==> flow/design.v <==
`timescale 1ns/1ps
module divdiv ( dividend, divisor,div_state, clk, rstn, enable, result);
input	[31:0] dividend;
input	[31:0] divisor;
input	clk;
input	rstn;
input	enable;
output reg div_state;
output	reg[13:0]result;
reg [31:0]temp, counter;
reg [13:0]result_pre;
always@(posedge clk or negedge rstn)
begin
	if (!rstn) 
		temp <=  32'd0;
	else if (enable && (temp > divisor) )
		temp <=  temp - divisor;
	else if (enable)
		temp <=  temp;
	else
		temp <=  dividend;
end
always@(posedge clk or negedge rstn)
begin
	if (!rstn) 
		counter <=  32'd0;
	else if (enable && (temp > divisor) )
		counter <=  counter + 32'd1;
	else if (enable)
		counter <=  counter;
	else
		counter <=  32'd0;
end
always@(posedge clk or negedge rstn)
begin
	if (!rstn) 
		result_pre <=  14'd0;
	else if ( enable )
		result_pre <=  counter;
	else 
		result_pre <=  result_pre;
end
always@(posedge clk or negedge rstn)
begin
	if (!rstn) 
		div_state <=  1'b0;
	else if (temp <divisor)
		div_state <=  1'b1;
	else 
		div_state <=  1'b0;
end
always@(posedge clk or negedge rstn)
begin
	if (!rstn) 
		result <=  14'b0;
	else if (div_state==1)
		result <=  result_pre;
	else 
		result <=  result;
end
endmodule
Reports on divdiv
The steps from the RTL of divdiv to its reports follow in flow order.
Line numbers count from 1 in the design file above.
Library cell names are shortened.
{ "design": {"top_module": "divdiv", "clock": "clk", "lib": "sky130hd", "pvt_corner": "tt_025C_1v80"} }

Elaborated design
Counts by Yosys on the flattened word-level netlist (proc, flatten, opt, wreduce; memories kept). Register bits leave out memories and registers merged into their read ports (data or address). Print and check cells are left out. Cells with the same type and inputs are merged into one.
{ "classes": {"n_reduce_logical": 1, "muxes": 5, "n_eq": 1, "cmp": 2, "n_addsub": 2} }
{ "ops": {"columns": ["op", "n"], "rows": [
  ["two-way mux 32 bit", 4],
  ["adder 32 x 1 -> 32 bit with constant B", 1],
  ["subtractor 32 bit", 1],
  ["greater-than comparator 32 bit", 1],
  ["less-than comparator 32 bit", 1],
  ["!= test 2 x 1 -> 1 bit with constant B", 1],
  ["logical AND 1 bit", 1],
  ["two-way mux 1 bit", 1]
]} }
{ "word_totals": {"wordCells": 16, "in_bits": 67, "output_inout_bits": 15, "reg_bits": 93} }

Longest topological paths
Longest topological path by Yosys (ltp), each cell counted once; first at word level (registers and memories cut), then after technology mapping (sequential cells cut; the memories' decode and read muxes count).
{ "depth": {"ltp_word": 3, "ABC_AREA": 0, "mapped_depth": 13, "depth_no_buf": 12} }

Synthesis result
Source: synth_stat.txt of the flow (Yosys; design flattened, memories mapped). It holds for the ABC_AREA given above (unset counts as 0); a run with the other value may have another netlist.
The area totals of this step are shown rounded.
{ "synth_totals": {"mapped_area_um2": 4980, "seq_area_um2": 1880, "buffers": 21, "ffs": 75, "stdcells": 544} }
{ "by_type": {"columns": ["cell", "n", "type_area_um2"], "rows": [
  ["dfrtp_1", 75, 1876.8],
  ["ha_1", 33, 412.896],
  ["a21oi_1", 74, 370.355],
  ["mux2_2", 28, 315.302],
  ["nor2_1", 56, 210.202],
  ["xnor2_1", 19, 166.41],
  ["inv_1", 35, 131.376],
  ["xor2_1", 15, 131.376],
  ["a21o_1", 16, 120.115],
  ["mux2i_1", 12, 120.115],
  ["nand2_1", 30, 112.608],
  ["o21ai_0", 18, 90.086],
  ["nand4_1", 13, 81.328],
  ["and3_1", 11, 68.816],
  ["clkbuf_1", 13, 48.797],
  ["o21bai_1", 6, 45.043],
  ["nand2b_1", 7, 43.792],
  ["or3_1", 7, 43.792]
]} }
Not listed: further types 33, cells in them 76.

Worst setup path after synthesis
OpenSTA on the mapped netlist: ideal clock, no wires. The path of least setup slack (recovery checks aside). Input and output delay are each 20% of the period. Register names are those of the netlist, which keeps one name where synthesis merged equal registers.
{ "synth_path": {"path_kind": "input to register", "from": "input port divisor[0]", "to": "register counter[11]", "delay_ps": 2467, "input_delay_ps": 650, "launch_ps": 650, "t_arrival_ps": 3039, "n_path_buf": 0, "slack_ps": 133, "required_ps": 3172, "setup_time_ps": 78, "stages": 11, "clock_period_ps": 3250, "period_less_setup_slack_ps": 3117} }
"delay_ps" = arrival - input delay + setup time.
"stages" counts driving pins, that of a launching flip-flop among them; a cell with two outputs on the path counts twice.
"period_less_setup_slack_ps" = period - worst setup slack (recovery checks aside). The figure is calculated, with input and output delays left at 20% of the set period.
The rows between start and end are the longest chain of elaborated cells between them; the timing report does not say that the signal goes this way. Where chains are equally long, one stands for them.
Each line given opens the expression or statement behind the cell; cells for indexed reads and writes are added by Yosys, which also makes memories of some case tables.
A register here has more assigning lines than the two given.
{ "synth_between": {"path_cell_list": "ha_1 fa_1 nand2b_1 a21oi_2 o41ai_2 o31ai_4 a21oi_2 o21ai_4 nand4_1 or3_1 a21oi_1", "elab_chain_len": 3, "cells_between": 4, "classes_between": "1 x compare; 1 x eq/ne; 1 x mux; 1 x reduce/logical"} }
{ "synth_rtl": {"columns": ["element", "line_no", "source"], "rows": [
  ["from (decl)", 4, "input [31:0] divisor;"],
  ["greater-than comparator 32 bit", 27, "else if (enable && (temp > divisor) )"],
  ["logical AND 1 bit", 27, null],
  ["two-way mux 32 bit", 27, null],
  ["to (assign)", 28, "counter <= counter + 32'd1;"],
  ["to (assign)", 30, "counter <= counter;"],
  ["to (decl)", 10, "reg [31:0]temp, counter;"]
]} }

Worst path after layout
Path of least setup slack in the final report of run A (OpenROAD, finished layout, wires in). Where an end is a register, its clock arrival counts in the times.
The report prints the path's times to 10 ps; the period is as set.
{ "layout_path": {"path_kind": "input to register", "from": "input port divisor[23]", "to": "register temp[13]", "t_arrival_ps": 3070, "clock_period_ps": 2320, "required_ps": 2540, "input_delay_ps": 460, "launch_ps": 460, "setup_time_ps": 110, "n_path_buf": 4, "slack_ps": -520, "stages": 15} }
The rows between start and end are the longest chain of elaborated cells between them; the timing report does not say that the signal goes this way. Where chains are equally long, one stands for them.
A register here has more assigning lines than the two given.
{ "layout_between": {"path_cell_list": "clkdlybuf4s50_1 inv_2 ha_4 and3_4 and4_4 nand4_1 nor3b_4 a21oi_4 buf_6 o21a_4 buf_12 buf_12 nor2_4 a21oi_2 a21oi_2", "elab_chain_len": 3, "cells_between": 4, "classes_between": "1 x compare; 1 x eq/ne; 1 x mux; 1 x reduce/logical"} }
{ "layout_rtl": {"columns": ["element", "line_no", "source"], "rows": [
  ["from (decl)", 4, "input [31:0] divisor;"],
  ["greater-than comparator 32 bit", 16, "else if (enable && (temp > divisor) )"],
  ["logical AND 1 bit", 16, null],
  ["two-way mux 32 bit", 16, null],
  ["to (assign)", 17, "temp <= temp - divisor;"],
  ["to (assign)", 19, "temp <= temp;"],
  ["to (decl)", 10, "reg [31:0]temp, counter;"]
]} }

FLOW RESULTS
============

Stored flow runs of divdiv (2 of them; Yosys, OpenROAD, sky130hd). They differ in their settings and are not a sequence. Constraints: input delay and output delay 20% of the set period each, output load 0.01 pF.
By "period achieved" is meant the clock period of the run minus its worst setup slack. This is arithmetic on one report: input and output delays are still those of the set period (20% each).
By "time used up by the worst setup path" is meant the share of the clock period that the worst setup path is allowed (20% is reserved at inputs, 20% at outputs), minus its slack. Clock arrival times at its registers enter into it.
"power consumption": no workload was simulated; the value follows from the tool's default switching activity.
"time used up by the worst setup path" is given in steps of 10 ps.
The measured numbers are rounded.

==> run A: settings <==
{ "period_ns": 2.32, "CORE_UTILIZATION": 16, "SETUP_SLACK_MARGIN": 0.32, "PLACE_DENSITY_LB_ADDON": 0.17, "CELL_PAD_IN_SITES_DETAIL_PLACEMENT": 1, "CTS_CLUSTER_SIZE": 98, "CTS_CLUSTER_DIAMETER": 40, "CAP_MARGIN": 15, "SLEW_MARGIN": 0, "CORE_MARGIN": 2 }
==> run A: results <==
sum of negative setup slack: -18500 ps
power consumption: 10400 uW
standard-cell area of the final layout: 8750 um2
period achieved: 2845 ps
time used up by the worst setup path: 2380 ps
critical path kind: input to register
lowest setup slack: -525 ps
area inside the die boundary: 32600 um2
final design utilization: 0.285
post-synthesis cell area: 4980 um2

==> run B: settings <==
{ "period_ns": 5.67, "CORE_UTILIZATION": 39, "PLACE_DENSITY": 0.63, "CORE_ASPECT_RATIO": 0.51, "CELL_PAD_IN_SITES_GLOBAL_PLACEMENT": 1, "CELL_PAD_IN_SITES_DETAIL_PLACEMENT": 2, "CTS_CLUSTER_SIZE": 97, "MAX_ROUTING_LAYER": "met5", "CAP_MARGIN": 20, "CORE_MARGIN": 2, "SLEW_MARGIN": 20 }
==> run B: results <==
sum of negative setup slack: 0 ps
power consumption: 2970 uW
standard-cell area of the final layout: 6290 um2
period achieved: 4520 ps
time used up by the worst setup path: 3390 ps
critical path kind: input to register
lowest setup slack: 1150 ps
area inside the die boundary: 13800 um2
final design utilization: 0.506
post-synthesis cell area: 4980 um2
