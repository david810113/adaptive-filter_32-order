==> flow/design.v <==
`timescale 1ns/1ps
module ram_data (shift_data_state, rstn, clk, in, head_flag, ram_tmp_0, ram_tmp_1, ram_tmp_2, ram_tmp_3, ram_tmp_4, ram_tmp_5, ram_tmp_6, ram_tmp_7, ram_tmp_8, ram_tmp_9, ram_tmp_10, ram_tmp_11, ram_tmp_12, ram_tmp_13, ram_tmp_14, ram_tmp_15,ram_tmp_16,ram_tmp_17,ram_tmp_18,ram_tmp_19,ram_tmp_20,ram_tmp_21,ram_tmp_22,ram_tmp_23,ram_tmp_24,ram_tmp_25,ram_tmp_26,ram_tmp_27,ram_tmp_28,ram_tmp_29,ram_tmp_30,ram_tmp_31,ram_tmp_32);
input rstn, clk, head_flag, shift_data_state;
input [13:0] in;
output reg [13:0] ram_tmp_0;
output reg [13:0] ram_tmp_1;
output reg [13:0] ram_tmp_2;
output reg [13:0] ram_tmp_3;
output reg [13:0] ram_tmp_4;
output reg [13:0] ram_tmp_5;
output reg [13:0] ram_tmp_6;
output reg [13:0] ram_tmp_7;
output reg [13:0] ram_tmp_8;
output reg [13:0] ram_tmp_9;
output reg [13:0] ram_tmp_10;
output reg [13:0] ram_tmp_11;
output reg [13:0] ram_tmp_12;
output reg [13:0] ram_tmp_13;
output reg [13:0] ram_tmp_14;
output reg [13:0] ram_tmp_15;
output reg [13:0] ram_tmp_16;
output reg [13:0] ram_tmp_17;
output reg [13:0] ram_tmp_18;
output reg [13:0] ram_tmp_19;
output reg [13:0] ram_tmp_20;
output reg [13:0] ram_tmp_21;
output reg [13:0] ram_tmp_22;
output reg [13:0] ram_tmp_23;
output reg [13:0] ram_tmp_24;
output reg [13:0] ram_tmp_25;
output reg [13:0] ram_tmp_26;
output reg [13:0] ram_tmp_27;
output reg [13:0] ram_tmp_28;
output reg [13:0] ram_tmp_29;
output reg [13:0] ram_tmp_30;
output reg [13:0] ram_tmp_31;
output reg [13:0] ram_tmp_32;
    always@(posedge clk or negedge rstn)
    begin
    if (rstn == 1'b0)
        ram_tmp_0 <=   14'd0;
    else if (shift_data_state == 1'b1)
        ram_tmp_0 <=   in;
    else
	ram_tmp_0 <=   ram_tmp_0;
    end  
    always@(posedge clk or negedge rstn)
    begin
    if (rstn == 1'b0)
        ram_tmp_1 <=   14'd0;
    else if (shift_data_state == 1'b1)
        ram_tmp_1 <=   ram_tmp_0;
    else
	ram_tmp_1 <=   ram_tmp_1;
    end    
    always@(posedge clk or negedge rstn)
    begin
    if (rstn == 1'b0)
        ram_tmp_2 <=   14'd0;
    else if (shift_data_state == 1'b1)
        ram_tmp_2 <=   ram_tmp_1;
    else
	ram_tmp_2 <=   ram_tmp_2;
    end    
    always@(posedge clk or negedge rstn)
    begin
    if (rstn == 1'b0)
        ram_tmp_3 <=   14'd0;
    else if (shift_data_state == 1'b1)
        ram_tmp_3 <=   ram_tmp_2;
    else
	ram_tmp_3 <=   ram_tmp_3;
    end    
    always@(posedge clk or negedge rstn)
    begin
    if (rstn == 1'b0)
        ram_tmp_4 <=   14'd0;
    else if (shift_data_state == 1'b1)
        ram_tmp_4 <=   ram_tmp_3;
    else
	ram_tmp_4 <=   ram_tmp_4;
    end    
    always@(posedge clk or negedge rstn)
    begin
    if (rstn == 1'b0)
        ram_tmp_5 <=   14'd0;
    else if (shift_data_state == 1'b1)
        ram_tmp_5 <=   ram_tmp_4;
    else
	ram_tmp_5 <=   ram_tmp_5;
    end    
    always@(posedge clk or negedge rstn)
    begin
    if (rstn == 1'b0)
        ram_tmp_6 <=   14'd0;
    else if (shift_data_state == 1'b1)
        ram_tmp_6 <=   ram_tmp_5;
    else
	ram_tmp_6 <=   ram_tmp_6;
    end    
    always@(posedge clk or negedge rstn)
    begin
    if (rstn == 1'b0)
        ram_tmp_7 <=   14'd0;
    else if (shift_data_state == 1'b1)
        ram_tmp_7 <=   ram_tmp_6;
    else
	ram_tmp_7 <=   ram_tmp_7;
    end    
    always@(posedge clk or negedge rstn)
    begin
    if (rstn == 1'b0)
        ram_tmp_8 <=   14'd0;
    else if (shift_data_state == 1'b1)
        ram_tmp_8 <=   ram_tmp_7;
    else
	ram_tmp_8 <=   ram_tmp_8;
    end    
    always@(posedge clk or negedge rstn)
    begin
    if (rstn == 1'b0)
        ram_tmp_9 <=   14'd0;
    else if (shift_data_state == 1'b1)
        ram_tmp_9 <=   ram_tmp_8;
    else
	ram_tmp_9 <=   ram_tmp_9;
    end    
    always@(posedge clk or negedge rstn)
    begin
    if (rstn == 1'b0)
        ram_tmp_10 <=   14'd0;
    else if (shift_data_state == 1'b1)
        ram_tmp_10 <=   ram_tmp_9;
    else
	ram_tmp_10 <=   ram_tmp_10;
    end    
    always@(posedge clk or negedge rstn)
    begin
    if (rstn == 1'b0)
        ram_tmp_11 <=   14'd0;
    else if (shift_data_state == 1'b1)
        ram_tmp_11 <=   ram_tmp_10;
    else
	ram_tmp_11 <=   ram_tmp_11;
    end    
    always@(posedge clk or negedge rstn)
    begin
    if (rstn == 1'b0)
        ram_tmp_12 <=   14'd0;
    else if (shift_data_state == 1'b1)
        ram_tmp_12 <=   ram_tmp_11;
    else
	ram_tmp_12 <=   ram_tmp_12;
    end    
    always@(posedge clk or negedge rstn)
    begin
    if (rstn == 1'b0)
        ram_tmp_13 <=   14'd0;
    else if (shift_data_state == 1'b1)
        ram_tmp_13 <=   ram_tmp_12;
    else
	ram_tmp_13 <=   ram_tmp_13;
    end    
    always@(posedge clk or negedge rstn)
    begin
    if (rstn == 1'b0)
        ram_tmp_14 <=   14'd0;
    else if (shift_data_state == 1'b1)
        ram_tmp_14 <=   ram_tmp_13;
    else
	ram_tmp_14 <=   ram_tmp_14;
    end    
    always@(posedge clk or negedge rstn)
    begin
    if (rstn == 1'b0)
        ram_tmp_15 <=   14'd0;
    else if (shift_data_state == 1'b1)
        ram_tmp_15 <=   ram_tmp_14;
    else
	ram_tmp_15 <=   ram_tmp_15;
    end
	always@(posedge clk or negedge rstn)
    begin
    if (rstn == 1'b0)
        ram_tmp_16 <=   14'd0;
    else if (shift_data_state == 1'b1)
        ram_tmp_16 <=   ram_tmp_15;
    else
	ram_tmp_16 <=   ram_tmp_16;
    end
	always@(posedge clk or negedge rstn)
    begin
    if (rstn == 1'b0)
        ram_tmp_17 <=   14'd0;
    else if (shift_data_state == 1'b1)
        ram_tmp_17 <=   ram_tmp_16;
    else
	ram_tmp_17 <=   ram_tmp_17;
    end  
    always@(posedge clk or negedge rstn)
    begin
    if (rstn == 1'b0)
        ram_tmp_18 <=   14'd0;
    else if (shift_data_state == 1'b1)
        ram_tmp_18 <=   ram_tmp_17;
    else
	ram_tmp_18 <=   ram_tmp_18;
    end    
    always@(posedge clk or negedge rstn)
    begin
    if (rstn == 1'b0)
        ram_tmp_19 <=   14'd0;
    else if (shift_data_state == 1'b1)
        ram_tmp_19 <=   ram_tmp_18;
    else
	ram_tmp_19 <=   ram_tmp_19;
    end    
    always@(posedge clk or negedge rstn)
    begin
    if (rstn == 1'b0)
        ram_tmp_20 <=   14'd0;
    else if (shift_data_state == 1'b1)
        ram_tmp_20 <=   ram_tmp_19;
    else
	ram_tmp_20 <=   ram_tmp_20;
    end    
    always@(posedge clk or negedge rstn)
    begin
    if (rstn == 1'b0)
        ram_tmp_21 <=   14'd0;
    else if (shift_data_state == 1'b1)
        ram_tmp_21 <=   ram_tmp_20;
    else
	ram_tmp_21 <=   ram_tmp_21;
    end    
    always@(posedge clk or negedge rstn)
    begin
    if (rstn == 1'b0)
        ram_tmp_22 <=   14'd0;
    else if (shift_data_state == 1'b1)
        ram_tmp_22 <=   ram_tmp_21;
    else
	ram_tmp_22 <=   ram_tmp_22;
    end    
    always@(posedge clk or negedge rstn)
    begin
    if (rstn == 1'b0)
        ram_tmp_23 <=   14'd0;
    else if (shift_data_state == 1'b1)
        ram_tmp_23 <=   ram_tmp_22;
    else
	ram_tmp_23 <=   ram_tmp_23;
    end    
    always@(posedge clk or negedge rstn)
    begin
    if (rstn == 1'b0)
        ram_tmp_24 <=   14'd0;
    else if (shift_data_state == 1'b1)
        ram_tmp_24 <=   ram_tmp_23;
    else
	ram_tmp_24 <=   ram_tmp_24;
    end    
    always@(posedge clk or negedge rstn)
    begin
    if (rstn == 1'b0)
        ram_tmp_25 <=   14'd0;
    else if (shift_data_state == 1'b1)
        ram_tmp_25 <=   ram_tmp_24;
    else
	ram_tmp_25 <=   ram_tmp_25;
    end    
    always@(posedge clk or negedge rstn)
    begin
    if (rstn == 1'b0)
        ram_tmp_26 <=   14'd0;
    else if (shift_data_state == 1'b1)
        ram_tmp_26 <=   ram_tmp_25;
    else
	ram_tmp_26 <=   ram_tmp_26;
    end    
    always@(posedge clk or negedge rstn)
    begin
    if (rstn == 1'b0)
        ram_tmp_27 <=   14'd0;
    else if (shift_data_state == 1'b1)
        ram_tmp_27 <=   ram_tmp_26;
    else
	ram_tmp_27 <=   ram_tmp_27;
    end    
    always@(posedge clk or negedge rstn)
    begin
    if (rstn == 1'b0)
        ram_tmp_28 <=   14'd0;
    else if (shift_data_state == 1'b1)
        ram_tmp_28 <=   ram_tmp_27;
    else
	ram_tmp_28 <=   ram_tmp_28;
    end    
    always@(posedge clk or negedge rstn)
    begin
    if (rstn == 1'b0)
        ram_tmp_29 <=   14'd0;
    else if (shift_data_state == 1'b1)
        ram_tmp_29 <=   ram_tmp_28;
    else
	ram_tmp_29 <=   ram_tmp_29;
    end    
    always@(posedge clk or negedge rstn)
    begin
    if (rstn == 1'b0)
        ram_tmp_30 <=   14'd0;
    else if (shift_data_state == 1'b1)
        ram_tmp_30 <=   ram_tmp_29;
    else
	ram_tmp_30 <=   ram_tmp_30;
    end    
    always@(posedge clk or negedge rstn)
    begin
    if (rstn == 1'b0)
        ram_tmp_31 <=   14'd0;
    else if (shift_data_state == 1'b1)
        ram_tmp_31 <=   ram_tmp_30;
    else
	ram_tmp_31 <=   ram_tmp_31;
    end    
    always@(posedge clk or negedge rstn)
    begin
    if (rstn == 1'b0)
        ram_tmp_32 <=   14'd0;
    else if (shift_data_state == 1'b1)
        ram_tmp_32 <=   ram_tmp_31;
    else
	ram_tmp_32 <=   ram_tmp_32;
    end
endmodule
* From RTL to reports: ram_data
Tool output for the design above, in the order of the flow. Line numbers count from 1 in the design file above. The mark -- stands for no value.
Set-up: top module ram_data, clock clk, standard-cell library sky130hd, library corner tt_025C_1v80

* After elaboration
Counts by Yosys on the flattened word-level netlist (proc, flatten, opt, wreduce; memories kept). Register bits leave out memories and registers merged into their read ports (data or address); mux counts leave out enables and synchronous resets folded into registers. Print and check cells are left out. Cells with the same type and inputs are merged into one.
Cells by class: add/subtract/negate cells 0, $mul 0, divide/modulo/power cells 0, $lt $le $gt $ge 0, eq/ne operators 0, shifts and indexed selects 0, multiplexer cells 0, bitwise gates (word level) 0, reductions and logical operators 0
Word-level totals: register bits 462, bits in latches 0, RAM bits 0, memory bits (read-only) 0, word width x clocked read ports 0, memories 0, input port bits 18, output and inout port bits 462, elaborated cells 33

* Depth
Yosys ltp: most cells in a row. Word level: on the elaborated netlist, between registers, memories and ports. Mapped: between sequential cells and ports; inverters and the memories' decode and read muxes count.
Depth: depth in word-level cells 0, ABC_AREA 0, gate-level depth with buffers 4, gate-level depth less buffers 1

* Netlist
Yosys stat after the flow's synthesis: flattened, memories mapped to cells. It holds for the ABC_AREA given above (unset counts as 0); a run with the other value may have another netlist.
Mapped netlist: standard cells after synthesis 975, cell area after synthesis 17143.9 um2, sequential area 11561.1 um2, flip-flops 462, buffer cells 51
Cell types:
- sky130_fd_sc_hd__dfrtp_1 | number 462, area in all 1.16E+04 um2
- sky130_fd_sc_hd__mux2_2 | number 332, area in all 3.74E+03 um2
- sky130_fd_sc_hd__mux2_1 | number 130, area in all 1.46E+03 um2
- sky130_fd_sc_hd__buf_6 | number 20, area in all 225.216 um2
- sky130_fd_sc_hd__buf_2 | number 31, area in all 155.149 um2

* Worst setup path after synthesis
OpenSTA on the mapped netlist: ideal clock, no wires. The path of least setup slack (recovery checks aside). Input and output delay are each 20% of the period. Register names are those of the netlist, which keeps one name where synthesis merged equal registers.
Timing post-synthesis: path type input port to flip-flop, from in shift_data_state, to reg ram_tmp_10[0], clock period 1.1 ns, input delay 0.220 ns, library setup time 0.125 ns, time at the first pin 0.220 ns, arrival time 1.002 ns, data required time 0.975 ns, slack -0.027 ns, path delay 0.907 ns, stages on the path 4, buffers on the path 3, synthesis period reached 1.127 ns
"path delay" = arrival - input delay + setup time. "stages on the path": output pins that drive a net of the path, with the launching flip-flop's if there is one; two outputs of one cell count as two. "synthesis period reached" = period - worst setup slack (recovery checks aside). The figure is calculated, with input and output delays left at 20% of the set period. A register here has more assigning lines than the two given.
On the way, post-synthesis: path through sky130_fd_sc_hd__buf_2 -> sky130_fd_sc_hd__buf_6 -> sky130_fd_sc_hd__buf_6 -> sky130_fd_sc_hd__mux2_2, cells in the longest elaborated chain 0, elaborated cells between the ends (all ways) 0, source lines of those cells 0
Ends and longest elaborated chain, post-synthesis:
- start: declaration | RTL line 3 | input rstn, clk, head_flag, shift_data_state;
- end: assignment | RTL line 133 | ram_tmp_10 <=   ram_tmp_9;
- end: assignment | RTL line 135 | ram_tmp_10 <= ram_tmp_10;
- end: declaration | RTL line 15 | output reg [13:0] ram_tmp_10;

* Worst path after layout
From the final timing report of entry A: the path of least setup slack in the routed layout; clock arrival at registers is part of the times.
Timing post-layout: path type flip-flop to output port, from reg ram_tmp_14[8], to out ram_tmp_14[8], clock period 1.93 ns, output delay 0.39 ns, time at the first pin 0.58 ns, arrival time 1.31 ns, data required time 1.54 ns, slack 0.23 ns, stages on the path 2, buffers on the path 1
A register here has more assigning lines than the two given.
On the way, post-layout: path through sky130_fd_sc_hd__dfrtp_1 -> sky130_fd_sc_hd__dlygate4sd2_1, cells in the longest elaborated chain 0, elaborated cells between the ends (all ways) 0, source lines of those cells 0
Ends and longest elaborated chain, post-layout:
- start: declaration | RTL line 19 | output reg [13:0] ram_tmp_14;
- start: assignment | RTL line 169 | ram_tmp_14 <=   ram_tmp_13;
- start: assignment | RTL line 171 | ram_tmp_14 <= ram_tmp_14;
- end: declaration | RTL line 19

FLOW RESULTS
============

Below are 2 stored runs of the flow (Yosys, OpenROAD; platform sky130hd) on ram_data, each with its settings and what was measured, unordered. Constraints: input delay and output delay 20% of the set period each, output load 0.01 pF.
"period reached" means the clock period less the worst setup slack. The figure is calculated, with input and output delays left at 20% of the set period.
"power consumption" rests on the timing tool's default activity at the inputs, not on a simulated workload.

* Entry A | settings: period_ns 1.93; CORE_UTILIZATION 31; SETUP_SLACK_MARGIN 0.18; PLACE_DENSITY_LB_ADDON 0.23; CORE_MARGIN 3; CELL_PAD_IN_SITES_GLOBAL_PLACEMENT 0; GPL_ROUTABILITY_DRIVEN 1; CTS_CLUSTER_SIZE 45; CAP_MARGIN 30; SLEW_MARGIN 30 | results: cell area after synthesis 17,143.9 um2; die area 58,160.6 um2; standard-cell area after layout 24,388.4 um2; setup slack of the critical path 0.231 ns; final setup TNS 0.000 ns; power consumption 38.101 mW; period reached 1.699 ns
* Entry B | settings: period_ns 1.34; CORE_UTILIZATION 50; PLACE_DENSITY_LB_ADDON 0.09; CORE_ASPECT_RATIO 0.94; CORE_MARGIN 6; CELL_PAD_IN_SITES_GLOBAL_PLACEMENT 1; ABC_AREA 1; GPL_ROUTABILITY_DRIVEN 1; MIN_ROUTING_LAYER met2; MAX_ROUTING_LAYER met5; CAP_MARGIN 20; SLEW_MARGIN 20 | results: cell area after synthesis 17,475.5 um2; die area 39,583.5 um2; standard-cell area after layout 28,682.5 um2; setup slack of the critical path -0.173 ns; final setup TNS -19.319 ns; power consumption 44.610 mW; period reached 1.513 ns
